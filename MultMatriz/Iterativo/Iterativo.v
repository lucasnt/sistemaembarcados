==> flow/design.v <==
module Iterative(
MatrixResult,
MatrixA,
MatrixB,
Clk,
Start,
Finished
);
output [224:0]MatrixResult;  
output Finished;
input [149:0]MatrixA;  
input [89:0]MatrixB;  
input Clk;
input Start;
reg [224:0]MatrixResult;
reg [14:0] A [4:0][1:0];
reg [14:0] B [1:0][2:0];
reg [14:0] Result [4:0][2:0];
reg [2:0] row;
reg [1:0] col;
assign Finished = (row == 5);
always @(posedge Clk)
begin
if(Start)
begin
row = 0;
col = 0;
{A[0][0], A[0][1], A[1][0], A[1][1], A[2][0], A[2][1], A[3][0], A[3][1], A[4][0], A[4][1]} = MatrixA;
{B[0][0], B[0][1], B[0][2], B[1][0], B[1][1], B[1][2]} = MatrixB;
{Result[0][0], Result[0][1], Result[0][2], Result[1][0], Result[1][1], Result[1][2], Result[2][0], Result[2][1], Result[2][2], Result[3][0], Result[3][1], Result[3][2], Result[4][0], Result[4][1], Result[4][2]} = 225'b0;
end
else if(!Finished)
begin
Result[row][col] = A[row][0] * B[0][col] + A[row][1] * B[1][col];
if (row == 4 && col == 2)
begin
MatrixResult = {Result[0][0], Result[0][1], Result[0][2], Result[1][0], Result[1][1], Result[1][2], Result[2][0], Result[2][1], Result[2][2], Result[3][0], Result[3][1], Result[3][2], Result[4][0], Result[4][1], Result[4][2]};
end
else if (col == 2)
begin
row = row + 1;
col = 0;
end
else
begin
col = col + 1;
end
end
end
endmodule
==> Tool chain data of Iterative <==
Tool output for the design above, in the order of the flow.
Lines are those of the file above, counted from 1.
Operators: Yosys type, input widths -> output width; for muxes data width and select width s.
Cell names lack the library's common part.
{ "setup": {"top": "Iterative", "clock": "Clk", "lib": "sky130hd", "corner": "tt_025C_1v80"} }

==> Word level <==
Yosys after proc, flatten, opt, wreduce and memory -nomap, before mapping. Enables and synchronous resets that opt folds into registers are not counted as muxes. Print and check cells are not counted. Equal cells are merged and count once.
{ "bits": {"regBits": 695, "word_cells": 125} }
{ "op_classes": {"addsub": 8, "n_mul": 3, "n_eq": 40, "mux": 28, "n_logic": 3, "reduce_logical": 9} }
{ "ops": {"columns": ["op", "n"], "rows": [
  ["$mul 15x15->15", 2],
  ["$mux 15", 23],
  ["$pmux 15 s6", 2],
  ["$pmux 15 s10", 1],
  ["$pmux 15 s5", 1],
  ["$eq 4x4->1 const B", 9],
  ["$eq 4x3->1 const B", 8],
  ["$eq 3x3->1 const B", 7],
  ["$eq 3x2->1 const B", 6],
  ["$eq 4x2->1 const B", 4],
  ["$add 15x15->15", 1],
  ["$mul 4x3->4 const B", 1],
  ["$logic_not 4->1", 3],
  ["$eq 3x1->1 const B", 3],
  ["$eq 4x1->1 const B", 2],
  ["$logic_not 3->1", 2],
  ["$reduce_and 3->1", 2],
  ["$sub 3x3->4 const A", 1],
  ["$add 4x1->4 const B", 1],
  ["$add 4x3->4", 1],
  ["$not 1->1", 3],
  ["$sub 2x2->3 const A", 1],
  ["$add 2x3->3 const A", 1],
  ["$add 3x1->3 const B", 1],
  ["$add 2x1->2 const B", 1],
  ["$eq 2x2->1 const B", 1],
  ["$reduce_and 2->1", 1],
  ["$mux 2", 1],
  ["$logic_and 1x1->1", 1]
]} }

==> Depth <==
Yosys ltp: most cells in a row. Word level: on the elaborated netlist, between registers, memories and ports. Mapped: between sequential cells and ports; inverters and the memories' decode and read muxes count.
{ "logic_depth": {"depth_word": 9, "abc_area": 0, "ltp_mapped": 36} }

==> After synthesis <==
Source: synth_stat.txt of the flow (Yosys; design flattened, memories mapped). It holds for the ABC_AREA given above (unset counts as 0); a run with the other value may have another netlist.
{ "synth_totals": {"mapped_cells": 3176, "area_mm2": 0.0342791, "sequential_area_mm2": 0.0185678, "ff_cells": 695} }
{ "types": {"columns": ["cell_type", "n", "area_total_um2"], "rows": [
  ["edfxtp_1", 465, 1.4E+04],
  ["dfxtp_1", 230, 4.6E+03],
  ["fa_1", 160, 3.2E+03],
  ["nand2_1", 617, 2.32E+03],
  ["ha_1", 98, 1.23E+03],
  ["nor2_1", 307, 1.15E+03],
  ["inv_1", 215, 807.024],
  ["a21oi_1", 142, 710.682],
  ["o21ai_0", 139, 695.667],
  ["clkbuf_1", 144, 540.518],
  ["mux2_2", 40, 450.432],
  ["xnor2_1", 46, 402.886],
  ["nor3_1", 72, 360.346],
  ["a22oi_1", 39, 292.781],
  ["nand2b_1", 43, 269.008],
  ["a222oi_1", 21, 210.202],
  ["a22o_1", 22, 192.685],
  ["nand3_1", 36, 180.173]
]} }
Not listed: further types 51, cells in them 340.

==> Path before layout <==
OpenSTA on the mapped netlist: ideal clock, no wires. The path of least setup slack (recovery checks aside). Input and output delay are each 20% of the period. Register names are those of the netlist, which keeps one name where synthesis merged equal registers.
{ "synth_path": {"path_type": "input port to flip-flop", "startpoint": "input Start", "endpoint": "register MatrixResult[0]", "tclk_ns": 30.6, "in_delay_ns": 6.120, "t_first_pin_ns": 6.120, "arrival_ns": 22.834, "setup_slack_ns": 6.634, "path_delay_ns": 17.846, "path_stages": 3, "path_buffers": 2, "period_less_setup_slack_ns": 23.966} }
"path_delay_ns" is the arrival time less input delay plus setup time.
"path_stages" counts driving pins, that of a launching flip-flop among them; a cell with two outputs on the path counts twice.
"period_less_setup_slack_ns" is the clock period less the worst setup slack; recovery checks do not enter. This is arithmetic on one report: input and output delays are still those of the set period (20% each).
The rows between start and end are the longest chain of elaborated cells between them; the timing report does not say that the signal goes this way. Where chains are equally long, one stands for them.
A line is the first line of the expression or statement that the cell stems from. Yosys adds cells for indexed reads and writes and turns some case tables into memories.
Only ways into the end's enable, where the timed path ends, are counted here.
{ "synth_between": {"path_cell_list": "clkbuf_1 -> clkbuf_1 -> nor3b_1", "elab_chain_len": 2, "cone_cells": 2, "lines_between": 0, "cone_classes": "1 x logic; 1 x reduce/logical"} }
{ "synth_lines": {"columns": ["element", "line", "rtl"], "rows": [
  ["start, declared", 14, "input Start;"],
  ["$not 1->1", null, null],
  ["$reduce_and 3->1", null, null],
  ["end, assigned", 37, "MatrixResult = {Result[0][0], Result[0][1], Result[0][2], Result[1][0], Result[1][1], Result[1][2], Result[2][ ..."],
  ["end, declared", 9, "output [224:0]MatrixResult;"]
]} }

==> Timing after layout <==
Path of least setup slack in the final report of job 1 (OpenROAD, finished layout, wires in). Where an end is a register, its clock arrival counts in the times.
{ "layout_path": {"path_type": "flip-flop to flip-flop", "startpoint": "register row[0]", "endpoint": "register MatrixResult[14]", "tclk_ns": 13.3, "t_first_pin_ns": 0.62, "arrival_ns": 11.83, "setup_slack_ns": 1.75, "path_stages": 31, "path_buffers": 1} }
The rows between start and end are the longest chain of elaborated cells between them; the timing report does not say that the signal goes this way. Where chains are equally long, one stands for them.
The path ends at the data pin of a flip-flop with enable; ways to the enable are not counted.
{ "layout_between": {"path_cell_list": "dfxtp_1 -> inv_1 -> ha_1 -> ha_2 -> nor2b_1 -> nor2_1 -> a211oi_2 -> buf_4 -> nand2b_1 -> fa_1 -> inv_1 -> ha_1 -> ha_1 -> ha_1 -> inv_1 -> fa_1 -> inv_1 -> fa_1 -> fa_1 -> inv_1 -> fa_1 -> inv_1 -> ha_1 -> inv_1 -> o21ai_0 -> a21oi_1 -> o21ai_0 -> a41o_1 -> o41ai_1 -> xor2_4 -> o21ai_1", "elab_chain_len": 9, "cone_cells": 35, "lines_between": 4, "cone_classes": "4 x add/sub; 3 x mul; 14 x eq/ne; 11 x mux; 3 x reduce/logical"} }
{ "layout_lines": {"columns": ["element", "line", "rtl"], "rows": [
  ["start, declared", 19, "reg [2:0] row;"],
  ["start, assigned", 26, "row = 0;"],
  ["start, assigned", 41, "row = row + 1;"],
  ["$sub 3x3->4", 34, "Result[row][col] = A[row][0] * B[0][col] + A[row][1] * B[1][col];"],
  ["$add 4x1->4", 34, null],
  ["$eq 4x4->1", 34, null],
  ["$pmux 15 s10", 34, null],
  ["$mux 15", 32, "else if(!Finished)"],
  ["$mux 15", 24, "if(Start)"],
  ["$mul 15x15->15", 34, null],
  ["$add 15x15->15", 34, null],
  ["$mux 15", 34, null],
  ["end, assigned", 37, "MatrixResult = {Result[0][0], Result[0][1], Result[0][2], Result[1][0], Result[1][1], Result[1][2], Result[2][ ..."],
  ["end, declared", 9, "output [224:0]MatrixResult;"]
]} }

## Implementation results

Iterative through Yosys and OpenROAD on sky130hd: 2 stored runs, unordered, with their settings and measured results. The constraints put input and output delay at 20% of the set period each and load the outputs with 0.01 pF.
"timing.achieved_period_ns" is the run's clock period less its worst setup slack. It is reckoned from that one timing run; input and output delays stay at 20% of the period that was set.
"worst_path_time_ns": the worst setup path's part of the clock period (all of it between registers, 20% less for each end at a port) less its slack. A launch clock that arrives late makes it longer, a capture clock that arrives late makes it shorter.
[
  {
    "run": "job 1",
    "settings": { "period_ns": 13.3, "CORE_UTILIZATION": 70, "SETUP_SLACK_MARGIN": -0.98, "PLACE_DENSITY_LB_ADDON": 0.1, "HOLD_SLACK_MARGIN": 0.23, "CORE_MARGIN": 2, "TNS_END_PERCENT": 10, "GPL_ROUTABILITY_DRIVEN": 1, "CTS_CLUSTER_DIAMETER": 101, "MIN_ROUTING_LAYER": "met1", "MAX_ROUTING_LAYER": "met4", "CAP_MARGIN": 20, "SLEW_MARGIN": 20 },
    "results": { "synthArea_mm2": 0.0342791, "die_mm2": 0.0507556, "cell_area_final_mm2": 0.0417701, "finish.utilization_frac": 0.859, "ws_setup_ns": 1.751, "final_setup_tns_ns": 0.000, "hold_ws_ns": 0.455, "timing.achieved_period_ns": 11.549, "worst_path_time_ns": 11.55, "worst_setup_path_type": "flip-flop to flip-flop" }
  },
  {
    "run": "job 2",
    "settings": { "period_ns": 16.1, "CORE_UTILIZATION": 32, "TNS_END_PERCENT": 15, "ABC_AREA": 0, "CAP_MARGIN": 20, "CORE_MARGIN": 2, "SLEW_MARGIN": 20 },
    "results": { "synthArea_mm2": 0.0342791, "die_mm2": 0.109756, "cell_area_final_mm2": 0.0430876, "finish.utilization_frac": 0.404, "ws_setup_ns": 5.370, "final_setup_tns_ns": 0.000, "hold_ws_ns": 0.451, "timing.achieved_period_ns": 10.730, "worst_path_time_ns": 10.73, "worst_setup_path_type": "flip-flop to flip-flop" }
  }
]
